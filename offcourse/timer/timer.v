==> flow/design.v <==
module UUT (
input clk,
input enable,
input reset,
output reg [15:0] count
);
always @(posedge clk) begin
    if(reset) begin
        count <= 0;
    end
    else if (enable && count < 6'h2a) begin
        count <= count + 1;
    end
end
endmodule
# ---- Step by step through the tools: UUT
# What the tools print for UUT, step after step.
# Lines are those of the file above, counted from 1.
# Operators: Yosys type, input widths -> output width; for muxes data width and select width s.
# Library cell names are shortened.
# Not given: --
dict set report inputs {
  design {UUT}
  clock {clk}
  cell_library {sky130hd}
  lib_corner {tt_025C_1v80}
}

# ---- After elaboration
# Counts by Yosys on the flattened word-level netlist (proc, flatten, opt, wreduce; memories kept). Register bits leave out memories and registers merged into their read ports (data or address); mux counts leave out enables and synchronous resets folded into registers. Print and check cells are left out. Cells with the same type and inputs are merged into one.
dict set report classes {
  n_reduce_logical 1
  compare 1
  add_sub_neg 1
}
# op n
set op_table {}
lappend op_table {{$add 16x1->16 const B} 1}
lappend op_table {{$lt 16x6->1 const B} 1}
lappend op_table {{$logic_and 1x1->1} 1}
dict set report word_totals {
  output_inout_bits 16
  register_bits 16
  in_bits 3
  word_cells 4
}

# ---- Longest topological paths
# Longest topological path by Yosys (ltp), each cell counted once; first at word level (registers and memories cut), then after technology mapping (sequential cells cut; the memories' decode and read muxes count).
dict set report depth {
  ltp_word 2
  ABC_AREA 0
  ltp_mapped 4
  mapped_depth_nobuf 4
}

# ---- After synthesis
# The flow's flattened synthesis, as Yosys stat reports it; memories are mapped. The netlist is that of the ABC_AREA named above (0 if unset); the other value can give another one.
# The area totals of this step are shown rounded.
dict set report synth_totals {
  flip_flops 16
  synth_area_um2 609
  cell_count 60
  seqArea_um2 320
  buf_cells 2
}
# cell n area_total_um2
set types {}
lappend types {dfxtp_1 16 320.307}
lappend types {nor2b_1 12 75.072}
lappend types {nor4_2 2 25.024}
lappend types {mux2_2 2 22.522}
lappend types {nor2_1 5 18.768}
lappend types {nor3_1 3 15.014}
lappend types {o31ai_1 2 15.014}
lappend types {ha_1 1 12.512}
lappend types {nand4_2 1 12.512}
lappend types {nand2_1 3 11.261}
lappend types {or4_4 1 11.261}
lappend types {mux2i_1 1 10.01}
lappend types {nand3_1 2 10.01}
lappend types {a21oi_2 1 8.758}
lappend types {a22o_1 1 8.758}
lappend types {clkbuf_1 2 7.507}
lappend types {inv_1 2 7.507}
lappend types {or4_1 1 7.507}
# Other cell types: 2; their cells: 2.

# ---- Path before layout
# Path of least setup slack by OpenSTA after synthesis, without wires, with an ideal clock, recovery checks aside; 20% of the period is set as input and as output delay. Where synthesis merged equal registers, the netlist keeps one of their names.
dict set report synth_path {
  kind {reg2reg}
  startpoint {register count[15]}
  endpoint {register count[4]}
  driving_pins 5
  tclk_ps 2940
  n_path_buf 0
  launch_ps 0
  path_slack_ps 1448
  t_arrival_ps 1424
  t_required_ps 2873
  delay_ps 1491
  setup_time_ps 67
  period_less_setup_slack_ps 1492
}
# "delay_ps" is the arrival time less input delay plus setup time.
# "driving_pins" counts driving pins, that of a launching flip-flop among them; a cell with two outputs on the path counts twice.
# "period_less_setup_slack_ps" = period - worst setup slack (recovery checks aside). The figure is calculated, with input and output delays left at 20% of the set period.
# Between the ends stands the longest chain of elaborated cells between them, by number of cells; it is not shown to be the way that was timed. Of several equally long chains one is given.
# Each line given opens the expression or statement behind the cell; cells for indexed reads and writes are added by Yosys, which also makes memories of some case tables.
dict set report synth_via {
  path_cell_list {dfxtp_1 > nor4_2 > nand4_2 > or4_4 > a21oi_2}
  elab_chain_len 2
  cone_cells 2
  cone_lines 1
  cone_classes {compare (1); reduce/logical (1)}
}
# item line
set synth_rtl {}
lappend synth_rtl {{start: declaration} 5} ;# output reg [15:0] count
lappend synth_rtl {{start: assignment} 9} ;# count <= 0;
lappend synth_rtl {{start: assignment} 12} ;# count <= count + 1;
lappend synth_rtl {{$lt 16x6->1} 11} ;# else if (enable && count < 6'h2a) begin
lappend synth_rtl {{$logic_and 1x1->1} 11}
lappend synth_rtl {{end: assignment} 9}
lappend synth_rtl {{end: assignment} 12}
lappend synth_rtl {{end: declaration} 5}

Hand-over note for UUT

UUT: 2 stored runs of the Yosys and OpenROAD flow on sky130hd. The settings differ; the order carries no meaning. The constraints put input and output delay at 20% of the set period each and load the outputs with 0.01 pF.

[flow] run A: files
==> flow/run.sh <==
#!/bin/bash
# the make line also repeats the synthesis and layout settings of config.mk as NAME=value (left out here)
make -C /OpenROAD-flow-scripts/flow DESIGN_CONFIG=/design/flow/config.mk WORK_HOME=/design/flow/orfs CLKGATE_MAP_FILE= finish
==> flow/config.mk <==
export PLATFORM = sky130hd
export DESIGN_NAME = UUT
export DESIGN_NICKNAME = UUT
export VERILOG_FILES = /design/flow/design.v
export SDC_FILE = /design/flow/constraint.sdc
export NUM_CORES = 4
export LEC_CHECK = 0
export CAP_MARGIN = 25
export CELL_PAD_IN_SITES_DETAIL_PLACEMENT = 1
export CORE_ASPECT_RATIO = 1.12
export CORE_MARGIN = 4
export CORE_UTILIZATION = 67
export GPL_ROUTABILITY_DRIVEN = 0
export GPL_TIMING_DRIVEN = 1
export PLACE_DENSITY = 0.43
export SETUP_SLACK_MARGIN = 0.21
export SLEW_MARGIN = 20
export TNS_END_PERCENT = 10
==> flow/constraint.sdc <==
create_clock -name core_clock -period 1.5 [get_ports {clk}]
set_input_delay 0.3000 -clock core_clock [delete_from_list [all_inputs] [get_ports {clk}]]
set_output_delay 0.3000 -clock core_clock [all_outputs]
set_load 0.01 [all_outputs]

[flow] run A: incomplete, floorplanning halted on PDN-0185

[flow] run B: files
==> flow/run.sh <==
#!/bin/bash
# the make line also repeats the synthesis and layout settings of config.mk as NAME=value (left out here)
make -C /OpenROAD-flow-scripts/flow DESIGN_CONFIG=/design/flow/config.mk WORK_HOME=/design/flow/orfs CLKGATE_MAP_FILE= finish
==> flow/config.mk <==
export PLATFORM = sky130hd
export DESIGN_NAME = UUT
export DESIGN_NICKNAME = UUT
export VERILOG_FILES = /design/flow/design.v
export SDC_FILE = /design/flow/constraint.sdc
export NUM_CORES = 4
export LEC_CHECK = 0
export CAP_MARGIN = 25
export CELL_PAD_IN_SITES_DETAIL_PLACEMENT = 1
export CORE_MARGIN = 2
export CORE_UTILIZATION = 54
export CTS_CLUSTER_DIAMETER = 183
export PLACE_DENSITY = 0.72
export SETUP_SLACK_MARGIN = -0.04
export SLEW_MARGIN = 15
export TNS_END_PERCENT = 20
==> flow/constraint.sdc <==
create_clock -name core_clock -period 1.21 [get_ports {clk}]
set_input_delay 0.2420 -clock core_clock [delete_from_list [all_inputs] [get_ports {clk}]]
set_output_delay 0.2420 -clock core_clock [all_outputs]
set_load 0.01 [all_outputs]

[flow] run B: incomplete, placement halted on DPL-0033

End of note.
